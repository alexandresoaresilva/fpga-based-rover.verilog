==> flow/design.v <==
`timescale 1ns / 1ps
module counterUp_32bit(  
    input clock, reset,
    input [31:0] counterPeriod,
    output [31:0] countedUpTo
    );
    reg [31:0] countedUpTo_reg;
    initial
    countedUpTo_reg <=0;
    always@(posedge clock) begin
        if ( !reset && !(counterPeriod == 32'd0 ) && ( countedUpTo_reg < ( counterPeriod - 1) ) ) 
            countedUpTo_reg <= countedUpTo_reg + 1;
        else
            countedUpTo_reg <= 0; 
    end
 assign countedUpTo = countedUpTo_reg;
endmodule
`timescale 10ns / 1ps
module counter_up(   
    input clock, reset,
    input [27:0] counterPeriod,
    output [27:0] countedUpTo
    );
    reg [27:0] countedUpTo_reg;
    initial
    countedUpTo_reg <=0;
    always@(posedge clock) begin
        if ( !reset && !(counterPeriod == 28'd0 ) && ( countedUpTo_reg < ( counterPeriod - 1) ) ) 
            countedUpTo_reg <= countedUpTo_reg + 1;
        else
            countedUpTo_reg <= 0; 
    end
 assign countedUpTo = countedUpTo_reg;
endmodule
`timescale 10ns / 1ps
module freqDetect(
    input clock,
    input micInput,
    input stoppedAndWaitingForDetection,
    input [7:0] IP_sensors,
    input [31:0] previousTimeForTogglingReverse_in, 
    output [3:0] virtual_IPsensors,
    output isStoppedAndDetecting_out,
    output [31:0] previousTimeForTogglingReverse_out,
    output reverse
    );
    parameter PERIOD = 28'd10000000;
    parameter PERIOD_PREVENTING_FAST_TOGGLING = 32'd50000000; 
    parameter QUARTER_PERIOD_PREVENTING_FAST_TOGGLING =  PERIOD_PREVENTING_FAST_TOGGLING >> 2;
    parameter HALF_PERIOD = PERIOD >> 1;
    parameter QUARTER_PERIOD = PERIOD >> 2;
    parameter T_2X_PERIOD = PERIOD << 1;
    parameter T_2X_and_HALF_PERIOD = T_2X_PERIOD + HALF_PERIOD;
    parameter T_3X_PERIOD = PERIOD + T_2X_PERIOD;
    parameter T_3X_and_HALF_PERIOD = T_3X_PERIOD + HALF_PERIOD;
    parameter T_4X_PERIOD = PERIOD << 2;
    parameter T_4X_and_QUARTER_PERIOD = T_4X_PERIOD + QUARTER_PERIOD;    
    parameter T_5X_PERIOD = PERIOD + (PERIOD << 2); 
    parameter T_5X_AND_QUARTER_PERIOD = T_5X_PERIOD + QUARTER_PERIOD;
    parameter T_5X_AND_HALF_PERIOD = T_5X_PERIOD + HALF_PERIOD;
    parameter T_6X_PERIOD = T_3X_PERIOD << 2;
    parameter T_7X_PERIOD = T_2X_PERIOD + T_5X_PERIOD;
    reg [3:0] movDirec_isTurning_leftRight_reg;
    reg [3:0] virtual_IPsensors_reg;
    reg isStoppedAndDetecting_out_reg;
    reg [31:0] previousTogglingTime_reg;
    reg [27:0]  micHighs_0_reg = 28'd0;
    reg [27:0]  micHighs_1_reg = 28'd0;
    reg [27:0]  micHighs_2_reg = 28'd0;
    reg reverse_reg;
    wire [27:0] countedUpTo_wire; 
    wire rising_edge_wire, falling_edge_wire;
    wire [31:0] countedUpTo_32bit_wire;
    signalSync sync_reb1(
        .clock(clock),
        .asynchronous_signal(micInput),
        .rising_edge(rising_edge_wire),
        .falling_edge(falling_edge_wire)  
    );
    always@(posedge clock) begin
        if (~IP_sensors ) begin  
            if (stoppedAndWaitingForDetection) begin
                isStoppedAndDetecting_out_reg <= 1'b1;
                if ( (countedUpTo_wire > 25 ) && (countedUpTo_wire < PERIOD ) ) begin
                     if (rising_edge_wire)
                        micHighs_0_reg <= micHighs_0_reg + 1;
                     else
                        micHighs_0_reg <= micHighs_0_reg;
                end
                else if ( (countedUpTo_wire > PERIOD ) && (countedUpTo_wire < T_2X_PERIOD ) ) begin
                     if (rising_edge_wire)
                       micHighs_1_reg <= micHighs_1_reg + 1;
                     else
                       micHighs_1_reg <= micHighs_1_reg;
                end
                else if ( (countedUpTo_wire > T_2X_PERIOD ) && (countedUpTo_wire < T_3X_PERIOD  ) ) begin
                     if (rising_edge_wire)
                       micHighs_2_reg <= micHighs_2_reg + 1;
                     else
                       micHighs_2_reg <= micHighs_2_reg;
                end
                else if ( (countedUpTo_wire > T_3X_PERIOD ) && (countedUpTo_wire < (T_4X_PERIOD-200) ) ) begin
                    if ( ( micHighs_0_reg > 28'd45 && micHighs_0_reg < 28'd60 ) && ( micHighs_1_reg > 28'd45 && micHighs_1_reg < 28'd60)  && ( micHighs_2_reg > 28'd45 && micHighs_2_reg < 28'd60) ) 
                    begin
                        if (~reverse_reg)
                            virtual_IPsensors_reg <= 4'b0110;
                        else
                            virtual_IPsensors_reg <= 4'b1001;  
                    end
                    else if ( ( micHighs_0_reg > 28'd85 && micHighs_0_reg < 28'd120 ) && ( micHighs_1_reg > 28'd85 && micHighs_1_reg < 28'd120) && ( micHighs_2_reg > 28'd85 && micHighs_2_reg < 28'd120)  ) 
                    begin
                        if (~reverse_reg)
                            virtual_IPsensors_reg <= 4'b1000;
                        else
                            virtual_IPsensors_reg <= 4'b0001;  
                    end
                    else if ( ( micHighs_0_reg > 28'd180 && micHighs_0_reg < 28'd220 ) && ( micHighs_1_reg > 28'd180 && micHighs_1_reg < 28'd220) && ( micHighs_2_reg > 28'd180 && micHighs_2_reg < 28'd220)  ) 
                    begin
                        if (~reverse_reg)
                            virtual_IPsensors_reg <= 4'b0001;
                        else
                            virtual_IPsensors_reg <= 4'b1000;  
                   end
                   else if ( ( micHighs_0_reg > 28'd280 && micHighs_0_reg < 28'd320 ) && ( micHighs_1_reg > 28'd280 && micHighs_1_reg < 28'd320) && ( micHighs_2_reg > 28'd280 && micHighs_2_reg < 28'd320)  ) 
                   begin
                        if ( countedUpTo_32bit_wire > 32'd1 && countedUpTo_32bit_wire < 32'd3  ) begin   
                             if (~reverse_reg) begin 
                                reverse_reg <= 1;
                                virtual_IPsensors_reg <= IP_sensors[7:4];
                            end
                            else begin
                                reverse_reg <= 0;
                                virtual_IPsensors_reg <= IP_sensors[3:0];
                            end
                        end
                        else begin
                            virtual_IPsensors_reg <= virtual_IPsensors_reg;
                            reverse_reg <= reverse_reg;
                        end     
                    end
                    else begin  
                        if (~reverse_reg)
                            virtual_IPsensors_reg <= IP_sensors[3:0];
                        else
                            virtual_IPsensors_reg <= IP_sensors[7:4];
                    end
                end
                else if (  (countedUpTo_wire > (T_4X_PERIOD-199) ) && ( countedUpTo_wire < T_4X_PERIOD-100 ) ) begin
                    micHighs_0_reg <= 28'd0;
                    micHighs_1_reg <= 28'd0;
                    micHighs_2_reg <= 28'd0;
                end
            end
            else begin 
                isStoppedAndDetecting_out_reg <= 1'b0;
            end
        end
    end
    counter_up counter_freqDetect(   
        .clock(clock), 
        .reset(0),
        .counterPeriod(T_4X_PERIOD),  
        .countedUpTo(countedUpTo_wire)
    );
    counterUp_32bit counter_32bit_freqDetect2(   
            .clock(clock), 
            .reset(0),
            .counterPeriod(PERIOD_PREVENTING_FAST_TOGGLING),  
            .countedUpTo(countedUpTo_32bit_wire)
        );
    assign virtual_IPsensors = virtual_IPsensors_reg;
   assign isStoppedAndDetecting_out = isStoppedAndDetecting_out_reg;
   assign reverse = reverse_reg;
   assign previousTimeForTogglingReverse_out = previousTogglingTime_reg;
endmodule
`timescale 10ns / 1ps
module signalSync(
    input clock,
    input asynchronous_signal,
    output rising_edge,
    output falling_edge
);
  reg [1:3] resync;
  reg fall, rise;
  initial 
  begin
    fall <= 0;
    rise <= 0;
    resync <= 0;
  end
  always @(posedge clock)
  begin
    fall <= resync[3] & !resync[2];
    rise <= resync[2] & !resync[3];
    resync <= {asynchronous_signal , resync[1:2]};
  end
  assign rising_edge = rise;
  assign falling_edge = fall;
endmodule
======== From RTL to reports: freqDetect ========
What the tools print for freqDetect, step after step.
Lines are those of the file above, counted from 1.
Cell names lack the library's common part.
Not given: n/a
inputs
  top ..................................... freqDetect
  clock port .............................. clock
  library ................................. sky130hd
  library corner .......................... tt_025C_1v80

======== After elaboration ========
Source: Yosys, flattened and elaborated, memories not mapped. Widths are those after wreduce. Registers that Yosys merges into a memory's read port (data or address) are not register bits. Print and check cells do not count. Equal cells are merged and count once.
word-level totals
  register bits after elaboration ......... 154
  input bits .............................. 43
  output and inout port bits .............. 38
  word-level cells ........................ 129
operators by class
  $add $sub $neg .......................... 5
  order comparisons ....................... 38
  equality and inequality tests ........... 10
  multiplexer cells ....................... 22
  bitwise gates (word level) .............. 8
  reductions and logical operators ........ 36
operators by type and width
  cell                                                   number
  2-to-1 mux 28 bit                                      10
  adder 28 x 1 -> 28 bit with constant B                 4
  less-than comparator 28 x 26 -> 1 bit with constant B  3
  > comparator 28 x 6 -> 1 bit with constant B           3
  less-than comparator 28 x 6 -> 1 bit with constant B   3
  > comparator 28 x 7 -> 1 bit with constant B           3
  less-than comparator 28 x 7 -> 1 bit with constant B   3
  > comparator 28 x 8 -> 1 bit with constant B           3
  less-than comparator 28 x 8 -> 1 bit with constant B   3
  > comparator 28 x 9 -> 1 bit with constant B           3
  less-than comparator 28 x 9 -> 1 bit with constant B   3
  > comparator 28 x 25 -> 1 bit with constant B          2
  less-than comparator 28 x 25 -> 1 bit with constant B  2
  2-to-1 mux 4 bit                                       10
  adder 32 x 1 -> 32 bit with constant B                 1
  > comparator 32 x 1 -> 1 bit with constant B           1
  less-than comparator 32 x 2 -> 1 bit with constant B   1
  less-than comparator 32 x 26 -> 1 bit with constant B  1
  > comparator 28 x 24 -> 1 bit with constant B          1
  less-than comparator 28 x 24 -> 1 bit with constant B  1
  > comparator 28 x 26 -> 1 bit with constant B          1
  > comparator 28 x 5 -> 1 bit with constant B           1
  AND reduction 7 bit                                    4
  logical AND 1 bit                                      26
  != test 2 bit with constant B                          6
  AND reduction 11 bit                                   1
  inverter 8 bit                                         1
  nonzero test 8 bit                                     1
Other operator kinds: 7; their cells: 17.

======== Longest topological paths ========
Depth = most cells in a row (Yosys ltp): at word level without a register or memory, in the mapped netlist without a sequential cell, where the memories' decode and read muxes count.
depth
  word-level depth ........................ 8
  ABC_AREA ................................ 0
  depth in mapped cells ................... 10
  depth with buffers taken out ............ 9

======== Synthesis result ========
The flow's flattened synthesis, as Yosys stat reports it; memories are mapped. The netlist is that of the ABC_AREA named above (0 if unset); the other value can give another one.
cells by type
  cell type  number
  edfxtp_1   90
  dfxtp_1    64
  nor2_1     159
  xor2_1     62
  xnor2_1    57
  nand3_1    68
  nor3_1     55
  nand2_1    72
  buf_4      35
  ha_1       18
  nor4_1     31
  nand4_1    29
  buf_2      32
  and3_1     20
  inv_1      28
  a21oi_1    20
  o21ai_0    14
  clkbuf_1   17
Not listed: further types 51, cells in them 121.
synthesis totals
  cells in the netlist .................... 992
  synthesis area .......................... 8956.1 um2
  mapped flip-flops ....................... 154
By module: a second synthesis without flattening, with its own total; a netlist apart from the flattened one above.
unflattened totals
  cells (unflattened synthesis) ........... 1307
  area total of the unflattened synthesis .. 11678.7 um2
Rows give one instance, submodules left out.
by module
  module           instances  cells  area (um2)
  freqDetect       1          694    6416.2
  counterUp_32bit  1          326    2761.4
  counter_up       1          280    2386.0
  signalSync       1          7      115.1

======== Path before layout ========
Path of least setup slack by OpenSTA after synthesis, without wires, with an ideal clock, recovery checks aside; 20% of the period is set as input and as output delay. Where synthesis merged equal registers, the netlist keeps one of their names.
timing after synthesis
  kind .................................... reg-to-reg
  from .................................... register counter_freqDetect.countedUpTo_reg[15]
  to ...................................... register micHighs_2_reg[0]
  clock period ............................ 6.23 ns
  library setup time ...................... 0.422 ns
  arrival ................................. 3.256 ns
  data required time ...................... 5.808 ns
  path slack .............................. 2.552 ns
  delay of the path ....................... 3.678 ns
  stages on the path ...................... 10
  period reached after synthesis .......... 3.678 ns
"delay of the path" = arrival - input delay + setup time.
"stages on the path" counts driving pins, that of a launching flip-flop among them; a cell with two outputs on the path counts twice.
"period reached after synthesis" = period - worst setup slack (recovery checks aside). The figure is calculated, with input and output delays left at 20% of the set period.
Between the ends stands the longest chain of elaborated cells between them, by number of cells; it is not shown to be the way that was timed. Of several equally long chains one is given.
Each line given opens the expression or statement behind the cell; cells for indexed reads and writes are added by Yosys, which also makes memories of some case tables.
A register here has more assigning lines than the two given.
Only ways into the end's enable, where the timed path ends, are counted here.
on the way, after synthesis
  cell sequence ........................... dfxtp_1 buf_4 and3_1 buf_6 a21boi_1 o31ai_2 a21oi_1 or4_4 or2_1 a21oi_1
  length of the longest elaborated chain .. 4
  elaborated cells on any way between the ends .. 21
  those cells by class .................... compare (10); eq/ne (2); logic (2); reduce/logical (7)
ends and longest elaborated chain, after synthesis
  item                           RTL line  RTL
  start: declaration             24        reg [27:0] countedUpTo_reg;
  start: assignment              29        countedUpTo_reg <= countedUpTo_reg + 1;
  start: assignment              31        countedUpTo_reg <= 0;
  > comparator 28 x 25 -> 1 bit  96        else if ( (countedUpTo_wire > T_2X_PERIOD ) && (countedUpTo_wire < T_3X_PERIOD  ) ) begin
  logical AND 1 bit              96
  != test 2 x 1 -> 1 bit         n/a
  AND reduction 7 bit            n/a
  end: assignment                98        micHighs_2_reg <= micHighs_2_reg + 1;
  end: assignment                100       micHighs_2_reg <= micHighs_2_reg;
  end: declaration               69        reg [27:0]  micHighs_2_reg = 28'd0;

======== Path in the finished layout ========
From the final timing report of run 1: the path of least setup slack in the routed layout; clock arrival at registers is part of the times.
timing post-layout
  kind .................................... reg-to-reg
  from .................................... register counter_freqDetect.countedUpTo_reg[22]
  to ...................................... register micHighs_1_reg[27]
  clock period ............................ 4.41 ns
  library setup time ...................... 0.34 ns
  arrival ................................. 3.17 ns
  data required time ...................... 4.50 ns
  path slack .............................. 1.33 ns
  stages on the path ...................... 9
Between the ends stands the longest chain of elaborated cells between them, by number of cells; it is not shown to be the way that was timed. Of several equally long chains one is given.
A register here has more assigning lines than the two given.
Only ways into the end's enable, where the timed path ends, are counted here.
on the way, post-layout
  cell sequence ........................... dfxtp_1 or4_1 nor3_1 nand2_1 o21ai_1 a31o_2 nand4_1 a21oi_2 buf_4
  length of the longest elaborated chain .. 4
  elaborated cells on any way between the ends .. 21
  those cells by class .................... compare (10); eq/ne (3); logic (1); reduce/logical (7)
ends and longest elaborated chain, post-layout
  item                           RTL line  RTL
  start: declaration             24        reg [27:0] countedUpTo_reg;
  start: assignment              29        countedUpTo_reg <= countedUpTo_reg + 1;
  start: assignment              31        countedUpTo_reg <= 0;
  > comparator 28 x 24 -> 1 bit  90        else if ( (countedUpTo_wire > PERIOD ) && (countedUpTo_wire < T_2X_PERIOD ) ) begin
  logical AND 1 bit              90
  != test 2 x 1 -> 1 bit         n/a
  AND reduction 7 bit            n/a
  end: assignment                92        micHighs_1_reg <= micHighs_1_reg + 1;
  end: assignment                94        micHighs_1_reg <= micHighs_1_reg;
  end: declaration               68        reg [27:0]  micHighs_1_reg = 28'd0;

Wiki page: freqDetect / flow data

Stored flow runs of freqDetect (2 of them; Yosys, OpenROAD, sky130hd). They differ in their settings and are not a sequence. Constraints: input delay and output delay 20% of the set period each, output load 0.01 pF.
"achieved clock period" is the run's clock period less its worst setup slack. It is reckoned from that one timing run; input and output delays stay at 20% of the period that was set.
"worst setup path time" = time allowed to the worst setup path (clock period - input delay - output delay, where it has them) - its slack; a late launch clock adds to it, a late capture clock takes from it.

======== run 1 ========
==> flow/run.sh <==
#!/bin/bash
# the make line also repeats the synthesis and layout settings of config.mk as NAME=value (left out here)
make -C /OpenROAD-flow-scripts/flow DESIGN_CONFIG=/design/flow/config.mk WORK_HOME=/design/flow/orfs CLKGATE_MAP_FILE= finish
==> flow/config.mk <==
export PLATFORM = sky130hd
export DESIGN_NAME = freqDetect
export DESIGN_NICKNAME = freqDetect
export VERILOG_FILES = /design/flow/design.v
export SDC_FILE = /design/flow/constraint.sdc
export NUM_CORES = 4
export LEC_CHECK = 0
export CAP_MARGIN = 20
export CORE_MARGIN = 2
export CORE_UTILIZATION = 40
export SETUP_SLACK_MARGIN = 0.64
export SLEW_MARGIN = 20
==> flow/constraint.sdc <==
create_clock -name core_clock -period 4.41 [get_ports {clock}]
set_input_delay 0.8820 -clock core_clock [delete_from_list [all_inputs] [get_ports {clock}]]
set_output_delay 0.8820 -clock core_clock [all_outputs]
set_load 0.01 [all_outputs]

-------- measured, run 1 --------
  final design utilization ................ 0.447
  worst setup slack after layout .......... 1.328 ns
  chip area after synthesis (Yosys) ....... 8956.1 um2
  setup total negative slack .............. 0.000 ns
  worst setup path time ................... 3.08 ns
  type of the worst setup path ............ reg-to-reg
  achieved clock period ................... 3.082 ns
  die footprint ........................... 23603.7 um2

======== run 2 ========
==> flow/run.sh <==
#!/bin/bash
# the make line also repeats the synthesis and layout settings of config.mk as NAME=value (left out here)
make -C /OpenROAD-flow-scripts/flow DESIGN_CONFIG=/design/flow/config.mk WORK_HOME=/design/flow/orfs CLKGATE_MAP_FILE= finish
==> flow/config.mk <==
export PLATFORM = sky130hd
export DESIGN_NAME = freqDetect
export DESIGN_NICKNAME = freqDetect
export VERILOG_FILES = /design/flow/design.v
export SDC_FILE = /design/flow/constraint.sdc
export NUM_CORES = 4
export LEC_CHECK = 0
export ABC_AREA = 0
export CAP_MARGIN = 20
export CELL_PAD_IN_SITES_GLOBAL_PLACEMENT = 0
export CORE_MARGIN = 2
export CORE_UTILIZATION = 63
export CTS_CLUSTER_SIZE = 41
export GPL_ROUTABILITY_DRIVEN = 0
export GPL_TIMING_DRIVEN = 1
export MIN_ROUTING_LAYER = met1
export PLACE_DENSITY = 0.65
export SLEW_MARGIN = 20
export TNS_END_PERCENT = 65
==> flow/constraint.sdc <==
create_clock -name core_clock -period 7.33 [get_ports {clock}]
set_input_delay 1.4660 -clock core_clock [delete_from_list [all_inputs] [get_ports {clock}]]
set_output_delay 1.4660 -clock core_clock [all_outputs]
set_load 0.01 [all_outputs]

-------- measured, run 2 --------
  worst setup slack after layout .......... 4.169 ns
  worst setup path time ................... 3.16 ns
  type of the worst setup path ............ reg-to-reg
  final design utilization ................ 0.688
  setup total negative slack .............. 0.000 ns
  die footprint ........................... 15185.6 um2
  chip area after synthesis (Yosys) ....... 8956.1 um2
  achieved clock period ................... 3.161 ns
