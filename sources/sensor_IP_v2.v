==> flow/design.v <==
`timescale 10ns / 1ps
module sensor_IP_v2(
    input clock,
    input [3:0]  IPsensFront_in,
    input [3:0]  IPsensBack_in,
    output [3:0] IPsensFront_out,
    output [3:0] IPsensBack_out
);
    reg [3:0] IPsensFront_reg;
    reg [3:0] IPsensBack_reg;
    wire [3:0] IPsensFront_synced_wire;
    wire [3:0] IPsensBack_synced_wire;
    always@(posedge clock) begin 
        IPsensFront_reg <= ~IPsensFront_in;
        IPsensBack_reg <= ~IPsensBack_in;
    end
    sync_rebuiltSignal sycIP_front(
        .clock(clock),
        .sensors(IPsensFront_reg),
        .rebuiltSignal(IPsensFront_synced_wire)
        );
    sync_rebuiltSignal sycIP_back(
        .clock(clock),
        .sensors(IPsensBack_reg),
        .rebuiltSignal(IPsensBack_synced_wire)
        );        
    assign IPsensFront_out = IPsensFront_synced_wire; 
    assign IPsensBack_out = IPsensBack_synced_wire;
endmodule
`timescale 10ns / 1ps
module signalSync(
    input clock,
    input asynchronous_signal,
    output rising_edge,
    output falling_edge
);
  reg [1:3] resync;
  reg fall, rise;
  initial 
  begin
    fall <= 0;
    rise <= 0;
    resync <= 0;
  end
  always @(posedge clock)
  begin
    fall <= resync[3] & !resync[2];
    rise <= resync[2] & !resync[3];
    resync <= {asynchronous_signal , resync[1:2]};
  end
  assign rising_edge = rise;
  assign falling_edge = fall;
endmodule
`timescale 10ns / 1ps
module sync_rebuiltSignal(
    input clock,
    input [3:0] sensors,
    output [3:0] rebuiltSignal
    );
    reg [3:0] rebuiltSignal_reg;
    wire [3:0] rising_edge_wire;
    wire [3:0] falling_edge_wire;    
    signalSync sync_reb0(
        .clock(clock),
        .asynchronous_signal(sensors[0]),
        .rising_edge(rising_edge_wire[0]),
        .falling_edge(falling_edge_wire[0])  
    );
    always@(posedge clock) begin
        if (rising_edge_wire[0])
            rebuiltSignal_reg[0] <= 1;
        else if (falling_edge_wire[0])
            rebuiltSignal_reg[0] <= 0; 
    end
    signalSync sync_reb1(
        .clock(clock),
        .asynchronous_signal(sensors[1]),
        .rising_edge(rising_edge_wire[1]),
        .falling_edge(falling_edge_wire[1])  
    );
    always@(posedge clock) begin
        if (rising_edge_wire[1])
            rebuiltSignal_reg[1] <= 1;
        else if (falling_edge_wire[1])
            rebuiltSignal_reg[1] <= 0; 
    end
    signalSync sync_reb2(
        .clock(clock),
        .asynchronous_signal(sensors[2]),
        .rising_edge(rising_edge_wire[2]),
        .falling_edge(falling_edge_wire[2])  
    );
    always@(posedge clock) begin
        if (rising_edge_wire[2])
            rebuiltSignal_reg[2] <= 1;
        else if (falling_edge_wire[2])
            rebuiltSignal_reg[2] <= 0;
    end
    signalSync sync_reb3(
        .clock(clock),
        .asynchronous_signal(sensors[3]),
        .rising_edge(rising_edge_wire[3]),
        .falling_edge(falling_edge_wire[3])  
    );
    always@(posedge clock) begin
        if (rising_edge_wire[3])
            rebuiltSignal_reg[3] <= 1;
        else if (falling_edge_wire[3])
            rebuiltSignal_reg[3] <= 0; 
    end
    assign rebuiltSignal = rebuiltSignal_reg;
endmodule
---- Reports on sensor_IP_v2 ----
Tool output for the design above, in the order of the flow.
Lines are those of the file above, counted from 1.
Operators: Yosys type, input widths -> output width; for muxes data width and select width s.
Not given: -
design
  design top .............................. sensor_IP_v2
  clock ................................... clock
  library ................................. sky130hd
  timing corner ........................... tt_025C_1v80

---- After elaboration ----
Yosys after proc, flatten, opt, wreduce and memory -nomap, before mapping. Enables and synchronous resets that opt folds into registers are not counted as muxes. Memory bits, and registers merged into a memory's read port (data or address), are not among the register bits. Print and check cells are not counted. Equal cells are merged and count once.
storage and ports
  register bits ........................... 56
  input bits .............................. 9
  output and inout port bits .............. 8
  word-level cells ........................ 68
operators by class
  bitwise operators ....................... 18
  reductions and logical operators ........ 16
operators with widths
  kind             count
  $and 1x1->1      16
  $logic_not 1->1  16
  $not 4->4        2

---- Logic depth ----
Yosys ltp: most cells in a row. Word level: on the elaborated netlist, between registers, memories and ports. Mapped: between sequential cells and ports; inverters and the memories' decode and read muxes count.
logic depth
  word-level depth ........................ 2
  ABC_AREA ................................ 1
  mapped depth ............................ 3
  depth with buffers taken out ............ 3

---- Mapped cells and area ----
The flow's flattened synthesis, as Yosys stat reports it; memories are mapped. The netlist is that of the ABC_AREA named above (0 if unset); the other value can give another one.
Totals and module areas in this step are rounded.
mapped netlist
  mapped cells ............................ 128
  mapped area ............................. 1391 µm²
  sequential area ......................... 1121 µm²
  mapped flip-flops ....................... 56
  buffer cells ............................ 0
cells by type
  cell                      count  area in all (µm²)
  sky130_fd_sc_hd__dfxtp_1  56     1.12E+03
  sky130_fd_sc_hd__inv_1    40     150.144
  sky130_fd_sc_hd__nand2_1  16     60.058
  sky130_fd_sc_hd__nor2_1   16     60.058

---- Timing after synthesis ----
Path of least setup slack by OpenSTA after synthesis, without wires, with an ideal clock, recovery checks aside; 20% of the period is set as input and as output delay. Where synthesis merged equal registers, the netlist keeps one of their names.
path after synthesis
  path kind ............................... reg2reg
  from .................................... reg (no name shown)
  to ...................................... reg sycIP_back.rebuiltSignal_reg[0]
  clock period ............................ 0.835 ns
  library setup time ...................... 0.112 ns
  launch time at the first pin ............ 0.000 ns
  arrival time ............................ 0.417 ns
  required time ........................... 0.723 ns
  slack ................................... 0.306 ns
  path delay .............................. 0.529 ns
  stages on the path ...................... 3
  buffers on the path ..................... 0
  synthesis period reached ................ 0.529 ns
"path delay" = arrival - input delay + setup time.
"stages on the path" counts driving pins, that of a launching flip-flop among them; a cell with two outputs on the path counts twice.
"synthesis period reached" = period - worst setup slack (recovery checks aside). The figure is calculated, with input and output delays left at 20% of the set period.
on the way, after synthesis
  cell sequence ........................... sky130_fd_sc_hd__dfxtp_1 > sky130_fd_sc_hd__nand2_1 > sky130_fd_sc_hd__nand2_1
RTL lines, path after synthesis
  what           line  RTL
  end, assigned  71    rebuiltSignal_reg[0] <= 1;
  end, assigned  73    rebuiltSignal_reg[0] <= 0;
  end, declared  60    reg [3:0] rebuiltSignal_reg;
No chain of elaborated cells between the ends is given.

---- Path in the finished layout ----
Path of least setup slack in the final report of run 1 (OpenROAD, finished layout, wires in). Where an end is a register, its clock arrival counts in the times.
path after layout
  path kind ............................... reg2out
  from .................................... reg sycIP_front.rebuiltSignal_reg[1]
  to ...................................... out IPsensFront_out[1]
  clock period ............................ 1.17 ns
  output delay ............................ 0.23 ns
  launch time at the first pin ............ 0.29 ns
  arrival time ............................ 0.84 ns
  required time ........................... 0.94 ns
  slack ................................... 0.10 ns
  stages on the path ...................... 2
  buffers on the path ..................... 1
on the way, after layout
  cell sequence ........................... sky130_fd_sc_hd__dfxtp_2 > sky130_fd_sc_hd__clkdlybuf4s15_2
  length of the longest elaborated chain .. 0
  elaborated cells on any way between the ends .. 0
  source lines of those cells ............. 0
RTL lines, path after layout
  what             line  RTL
  start, declared  60    reg [3:0] rebuiltSignal_reg;
  start, assigned  83    rebuiltSignal_reg[1] <= 1;
  start, assigned  85    rebuiltSignal_reg[1] <= 0;
  end, declared    6     output [3:0] IPsensFront_out,

--- measured runs ---
Measured data: module sensor_IP_v2, platform sky130hd, 2 stored runs of the flow under differing settings, order arbitrary. Input and output delays are each 20% of the period that was set; the output load is 0.01 pF.
"clock period achieved": clock period set for the run, less the worst setup slack. It is reckoned from that one timing run; input and output delays stay at 20% of the period that was set.
"allowed time less slack (worst setup path)" means the part of the period allowed to the worst setup path (the constraints hold back 20% at inputs and 20% at outputs) less its slack; where the path has registers, the arrival times of their clocks count too.
By "power consumption" is meant OpenSTA's value without simulated activity: inputs other than the clock are taken to toggle once in ten clock periods, and the tool carries that through the logic.
Results are given in rounded form.

---- run 1 ----
settings
  period_ns = 1.17
  CORE_UTILIZATION = 52
  SETUP_SLACK_MARGIN = 0.07
  PLACE_DENSITY_LB_ADDON = 0.29
  CORE_ASPECT_RATIO = 0.56
  CELL_PAD_IN_SITES_GLOBAL_PLACEMENT = 1
  ABC_AREA = 1
  GPL_TIMING_DRIVEN = 1
  CTS_CLUSTER_SIZE = 16
  CTS_CLUSTER_DIAMETER = 329
  SLEW_MARGIN = 20
  CAP_MARGIN = 20
  CORE_MARGIN = 2
results
  synthesis area .......................... 1391 µm²
  die size ................................ 3123 µm²
  standard-cell area after layout ......... 1673 µm²
  final utilization ....................... 0.69
  worst slack on setup checks ............. 0.097 ns
  total negative setup slack .............. 0.000 ns
  worst hold slack ........................ 0.332 ns
  power consumption ....................... 3.395 mW
  clock period achieved ................... 1.073 ns
  allowed time less slack (worst setup path) .. 0.84 ns
  critical path kind ...................... reg2out

---- run 2 ----
settings
  period_ns = 1.31
  CAP_MARGIN = 20
  CORE_MARGIN = 2
  CORE_UTILIZATION = 40
  SLEW_MARGIN = 20
results
  synthesis area .......................... 1381 µm²
  die size ................................ 3939 µm²
  standard-cell area after layout ......... 1658 µm²
  final utilization ....................... 0.497
  worst slack on setup checks ............. 0.071 ns
  total negative setup slack .............. 0.000 ns
  worst hold slack ........................ 0.341 ns
  power consumption ....................... 2.742 mW
  clock period achieved ................... 1.239 ns
  allowed time less slack (worst setup path) .. 0.98 ns
  critical path kind ...................... reg2out
--- end ---
